==> flow/design.v <==
module Packetizer (
    input [15:0] HF,
    input [15:0] BF,
    input [15:0] TF,
    input clk,                    
    input reset,                  
    output reg [47:0] flit_out,       
    output reg write_enable            
);
    reg [1:0] state = 0;               
    always @(posedge clk or posedge reset) begin
        if (reset) begin
            flit_out <= 47'b0;
            write_enable <= 0;
        end else begin
           flit_out <= {TF, BF, HF};
            write_enable <= 1;
        end
    end
endmodule
* From RTL to reports: Packetizer
The steps from the RTL of Packetizer to its reports follow in flow order. Lines are those of the file above, counted from 1. Library cell names are shortened. A cell with n/a has no value.
Design: top Packetizer, clock port clk, cell library sky130hd, timing corner tt_025C_1v80

* After elaboration
Yosys after proc, flatten, opt, wreduce and memory -nomap, before mapping. Enables and synchronous resets that opt folds into registers are not counted as muxes. Memory bits, and registers merged into a memory's read port (data or address), are not among the register bits. Print and check cells are not counted. Equal cells are merged and count once.
Storage and ports: bits in registers 49, input bits 50, output and inout port bits 49

* Longest topological paths
Yosys ltp: most cells in a row. Word level: on the elaborated netlist, between registers, memories and ports. Mapped: between sequential cells and ports; inverters and the memories' decode and read muxes count.
Depth: depth after elaboration 0, ABC_AREA 0, depth in mapped cells 1, gate-level depth less buffers 1

* Synthesis result
Source: synth_stat.txt of the flow (Yosys; design flattened, memories mapped). It holds for the ABC_AREA given above (unset counts as 0); a run with the other value may have another netlist. The area totals of this step are shown rounded.
Cell types:
- dfrtp_1 | number 49, area in all 1.23E+03 µm²
- conb_1 | number 1, area in all 3.754 µm²
- inv_1 | number 1, area in all 3.754 µm²
Mapped netlist: area of sequential cells 0.00123 mm², cells in the netlist 51, flip-flops 49, synthesis area 0.00123 mm², buffer cells 0

* Timing after synthesis
Path of least setup slack by OpenSTA after synthesis, without wires, with an ideal clock, recovery checks aside; 20% of the period is set as input and as output delay. Where synthesis merged equal registers, the netlist keeps one of their names.
Timing after synthesis: path type register to output, from register flit_out[0], to output port flit_out[0], slack -19 ps, delay of the path 376 ps, clock period 446 ps, driving pins on the path 1, arrival 376 ps, synthesis period reached 465 ps
"delay of the path" = arrival - input delay + setup time. A path that ends at an output port has no setup time. "driving pins on the path" counts driving pins, that of a launching flip-flop among them; a cell with two outputs on the path counts twice. "synthesis period reached" is the clock period less the worst setup slack; recovery checks do not enter. This is arithmetic on one report: input and output delays are still those of the set period (20% each).
On the way, after synthesis: path through dfrtp_1, cells in the longest elaborated chain 0, elaborated cells on any way between the ends 0, source lines of those cells 0
Ends and longest elaborated chain, after synthesis:
- start: declaration | line 7 | output reg [47:0] flit_out,
- start: assignment | line 13 | flit_out <= 47'b0;
- start: assignment | line 16 | flit_out <= {TF, BF, HF};
- end: declaration | line 7

* Worst path after layout
Path of least setup slack in the final report of flow run A (OpenROAD, finished layout, wires in). Where an end is a register, its clock arrival counts in the times. The path's times are printed in steps of 10 ps; the period is the one set.
Timing after layout: path type register to output, from register flit_out[44], to output port flit_out[44], slack -440 ps, driving pins on the path 2, clock period 530 ps, arrival 860 ps
On the way, after layout: path through dfrtp_1 buf_2, cells in the longest elaborated chain 0, elaborated cells on any way between the ends 0, source lines of those cells 0
Ends and longest elaborated chain, after layout:
- start: declaration | line 7 | output reg [47:0] flit_out,
- start: assignment | line 13 | flit_out <= 47'b0;
- start: assignment | line 16 | flit_out <= {TF, BF, HF};
- end: declaration | line 7

--- measured runs ---
Packetizer through Yosys and OpenROAD on sky130hd: 2 stored runs, unordered, with their settings and measured results. The constraints put input and output delay at 20% of the set period each and load the outputs with 0.01 pF.
"period achieved": clock period set for the run, less the worst setup slack. It is reckoned from that one timing run; input and output delays stay at 20% of the period that was set.
"time used up by the worst setup path" is the time allowed to the run's worst setup path (the clock period less input and output delay, where it has them) less its slack. Clock arrival times count: a late capture clock shortens it, a late launch clock lengthens it.
"overall power" rests on the timing tool's default activity at the inputs, not on a simulated workload.
"time used up by the worst setup path" is given in steps of 10 ps.
The results are shown rounded.

* Flow run A | settings: period_ns 0.53; SETUP_SLACK_MARGIN 0.07; CAP_MARGIN 20; CORE_MARGIN 2; CORE_UTILIZATION 40; SLEW_MARGIN 20 | results: mapped cell area after synthesis 0.00123 mm²; area of the die 0.00354 mm²; standard-cell area after layout 0.00217 mm²; utilization after routing 0.721; worst setup slack after layout -440 ps; setup total negative slack -20600 ps; overall power 6.30 mW; period achieved 970 ps; time used up by the worst setup path 860 ps; critical path type register to output
* Flow run B | settings: period_ns 0.671; CORE_UTILIZATION 30; SETUP_SLACK_MARGIN 0.18; PLACE_DENSITY_LB_ADDON 0.14; TNS_END_PERCENT 30; CTS_CLUSTER_SIZE 33; SLEW_MARGIN 20; MIN_ROUTING_LAYER met2; MAX_ROUTING_LAYER met4; CAP_MARGIN 20; CORE_MARGIN 2 | results: mapped cell area after synthesis 0.00123 mm²; area of the die 0.00464 mm²; standard-cell area after layout 0.00227 mm²; utilization after routing 0.571; worst setup slack after layout -283 ps; setup total negative slack -12500 ps; overall power 5.92 mW; period achieved 954 ps; time used up by the worst setup path 820 ps; critical path type register to output
--- end ---
